==> flow/design.v <==
`timescale 1ns/1ns
module InstructionRegister (input [7:0] in, input clk, rst, ldR, ldL,
							output logic [12:0] addr_out, output logic [7:0] data_out, output logic [3:0] opcode_out, output logic [1:0] AccSrc, AccDst);
	logic [15:0] out;
	assign data_out = out[15:8];
	assign addr_out = out[12:0];
	assign opcode_out = out[15:12];
	assign AccSrc = out[ 9: 8];
	assign AccDst = out[11:10];
	always @(posedge clk or posedge rst) begin
		if (rst)
			out <= 0;
		else if (ldR)
			out[ 7:0] <= in;
		else if (ldL)
			out[ 15:8] <= in;
		else
			out <= out;
	end
endmodule
======== Reports on InstructionRegister ========
Tool output for the design above, in the order of the flow.
Lines are those of the file above, counted from 1.
Cell names lack the library's common part.
Not given: --
set-up
  top ..................................... InstructionRegister
  clock port .............................. clk
  standard-cell library ................... sky130hd
  library corner .......................... tt_025C_1v80

======== Word level ========
Counts by Yosys on the flattened word-level netlist (proc, flatten, opt, wreduce; memories kept). Register bits leave out memories and registers merged into their read ports (data or address); mux counts leave out enables and synchronous resets folded into registers. Print and check cells are left out. Cells with the same type and inputs are merged into one.
word-level totals
  bits in read-only memories .............. 0
  output and inout bits ................... 29
  bits in latches ......................... 0
  word width x clocked read ports ......... 0
  bits in registers ....................... 16
  bits in writable memories ............... 0
  memories ................................ 0
cells by class
  multiplexer cells ....................... 0
  reduce/logical cells .................... 1
  div/mod/pow operators ................... 0
  $mul .................................... 0
  shift-type cells ........................ 0
  $lt $le $gt $ge ......................... 0
  eq/ne operators ......................... 0
  $add $sub $neg .......................... 0
  bitwise operators ....................... 1
operators by type and width
  cell                 number
  AND reduction 2 bit  1
  NOT 1 bit            1

======== Longest topological paths ========
Yosys ltp: most cells in a row. Word level: on the elaborated netlist, between registers, memories and ports. Mapped: between sequential cells and ports; inverters and the memories' decode and read muxes count.
logic depth
  depth in word-level cells ............... 2
  ABC_AREA ................................ 0
  gate-level depth with buffers ........... 4

======== Mapped cells and area ========
Source: synth_stat.txt of the flow (Yosys; design flattened, memories mapped). It holds for the ABC_AREA given above (unset counts as 0); a run with the other value may have another netlist.
mapped netlist
  mapped area ............................. 748.2 um2
  standard cells after synthesis .......... 49
  buffer cells ............................ 15
  sequential area ......................... 400.4 um2
  flip-flop cells ......................... 16
cells by type
  cell type  number  total area (um2)
  dfrtp_1    16      400.384
  mux2_4     8       120.115
  buf_4      13      97.594
  mux2_2     8       90.086
  buf_6      2       22.522
  nand2b_4   1       13.763
  inv_1      1       3.754

======== Path before layout ========
Path of least setup slack by OpenSTA after synthesis, without wires, with an ideal clock, recovery checks aside; 20% of the period is set as input and as output delay. Where synthesis merged equal registers, the netlist keeps one of their names.
timing path post-synthesis
  path kind ............................... input to register
  start point ............................. input ldR
  end point ............................... register out[10]
  time at the first pin ................... 0.290 ns
  setup slack ............................. 0.369 ns
  setup time .............................. 0.125 ns
  path buffers ............................ 2
  data required time ...................... 1.325 ns
  arrival time ............................ 0.955 ns
  driving pins on the path ................ 4
  delay of the path ....................... 0.790 ns
  period .................................. 1.45 ns
  synthesis period reached ................ 1.081 ns
"delay of the path" = arrival - input delay + setup time.
"driving pins on the path": output pins that drive a net of the path, with the launching flip-flop's if there is one; two outputs of one cell count as two.
"synthesis period reached" = period - worst setup slack (recovery checks aside). The figure is calculated, with input and output delays left at 20% of the set period.
The rows between start and end are the longest chain of elaborated cells between them; the timing report does not say that the signal goes this way. Where chains are equally long, one stands for them.
Each line given opens the expression or statement behind the cell; cells for indexed reads and writes are added by Yosys, which also makes memories of some case tables.
A register here has more assigning lines than the two given.
between the ends, post-synthesis
  cells stage by stage .................... buf_6 > nand2b_4 > buf_6 > mux2_4
  cells in the longest elaborated chain ... 2
  elaborated cells between the ends (all ways) .. 2
  classes of those cells .................. 1 x logic; 1 x reduce/logical
ends and longest elaborated chain, post-synthesis
  what                 RTL line  text
  start, declared      2         module InstructionRegister (input [7:0] in, input clk, rst, ldR, ldL,
  NOT 1 bit            --
  AND reduction 2 bit  --
  end, assigned        16        out[ 15:8] <= in;
  end, assigned        18        out <= out;
  end, declared        4         logic [15:0] out;

======== Path in the finished layout ========
Path of least setup slack in the final report of run 1 (OpenROAD, finished layout, wires in). Where an end is a register, its clock arrival counts in the times.
timing path after layout
  path kind ............................... register to output
  start point ............................. register out[10]
  end point ............................... output data_out[2]
  driving pins on the path ................ 3
  data required time ...................... 0.79 ns
  setup slack ............................. -0.15 ns
  time at the first pin ................... 0.28 ns
  period .................................. 0.984 ns
  path buffers ............................ 2
  arrival time ............................ 0.94 ns
  external output delay ................... 0.20 ns
A register here has more assigning lines than the two given.
between the ends, after layout
  cells stage by stage .................... dfrtp_1 > buf_6 > buf_6
  cells in the longest elaborated chain ... 0
  elaborated cells between the ends (all ways) .. 0
ends and longest elaborated chain, after layout
  what             RTL line  text
  start, declared  4         logic [15:0] out;
  start, assigned  16        out[ 15:8] <= in;
  start, assigned  18        out <= out;
  end, declared    3         output logic [12:0] addr_out, output logic [7:0] data_out, output logic [3:0] opcode_out, output logic [1:0] A ...

Data sheet: physical implementation of InstructionRegister

Settings and measured results of 2 stored flow runs for module InstructionRegister (sky130hd), not sorted in any way. The constraints put input and output delay at 20% of the set period each and load the outputs with 0.01 pF.
By "worst setup path time (ns)" is meant the share of the clock period that the worst setup path is allowed (20% is reserved at inputs, 20% at outputs), minus its slack. Clock arrival times at its registers enter into it.
"finish__power__total" is the tool's figure for a default switching activity; nothing was simulated.

Flow files of run 1
==> flow/run.sh <==
#!/bin/bash
# the make line also repeats the synthesis and layout settings of config.mk as NAME=value (left out here)
make -C /OpenROAD-flow-scripts/flow DESIGN_CONFIG=/design/flow/config.mk WORK_HOME=/design/flow/orfs CLKGATE_MAP_FILE= finish
==> flow/config.mk <==
export PLATFORM = sky130hd
export DESIGN_NAME = InstructionRegister
export DESIGN_NICKNAME = InstructionRegister
export VERILOG_FILES = /design/flow/design.v
export SDC_FILE = /design/flow/constraint.sdc
export NUM_CORES = 4
export LEC_CHECK = 0
export CAP_MARGIN = 20
export CORE_MARGIN = 2
export CORE_UTILIZATION = 40
export SETUP_SLACK_MARGIN = -0.03
export SLEW_MARGIN = 20
==> flow/constraint.sdc <==
create_clock -name core_clock -period 0.984 [get_ports {clk}]
set_input_delay 0.1968 -clock core_clock [delete_from_list [all_inputs] [get_ports {clk}]]
set_output_delay 0.1968 -clock core_clock [all_outputs]
set_load 0.01 [all_outputs]

report of run 1
yosys chip area after synthesis (um^2): 748.2
finish__design__die__area: 2232.6
finish__design__instance__area__stdcell: 1129.8
finish__timing__setup__ws: -0.149
finish__timing__hold__ws: 0.211
finish__power__total: 1.859e-03
worst setup path time (ns): 0.94
worst setup path kind: register to output

Flow files of run 2
==> flow/run.sh <==
#!/bin/bash
# the make line also repeats the synthesis and layout settings of config.mk as NAME=value (left out here)
make -C /OpenROAD-flow-scripts/flow DESIGN_CONFIG=/design/flow/config.mk WORK_HOME=/design/flow/orfs CLKGATE_MAP_FILE= finish
==> flow/config.mk <==
export PLATFORM = sky130hd
export DESIGN_NAME = InstructionRegister
export DESIGN_NICKNAME = InstructionRegister
export VERILOG_FILES = /design/flow/design.v
export SDC_FILE = /design/flow/constraint.sdc
export NUM_CORES = 4
export LEC_CHECK = 0
export CAP_MARGIN = 20
export CORE_ASPECT_RATIO = 0.56
export CORE_MARGIN = 2
export CORE_UTILIZATION = 15
export CTS_CLUSTER_DIAMETER = 49
export GPL_ROUTABILITY_DRIVEN = 0
export GPL_TIMING_DRIVEN = 0
export MAX_ROUTING_LAYER = met4
export MIN_ROUTING_LAYER = met2
export PLACE_DENSITY_LB_ADDON = 0.06
export SLEW_MARGIN = 20
==> flow/constraint.sdc <==
create_clock -name core_clock -period 1.5 [get_ports {clk}]
set_input_delay 0.3000 -clock core_clock [delete_from_list [all_inputs] [get_ports {clk}]]
set_output_delay 0.3000 -clock core_clock [all_outputs]
set_load 0.01 [all_outputs]

report of run 2
yosys chip area after synthesis (um^2): 748.2
finish__design__die__area: 5592.9
finish__design__instance__area__stdcell: 1312.5
finish__timing__setup__ws: 0.046
finish__timing__hold__ws: 0.367
finish__power__total: 1.384e-03
worst setup path time (ns): 1.15
worst setup path kind: register to output
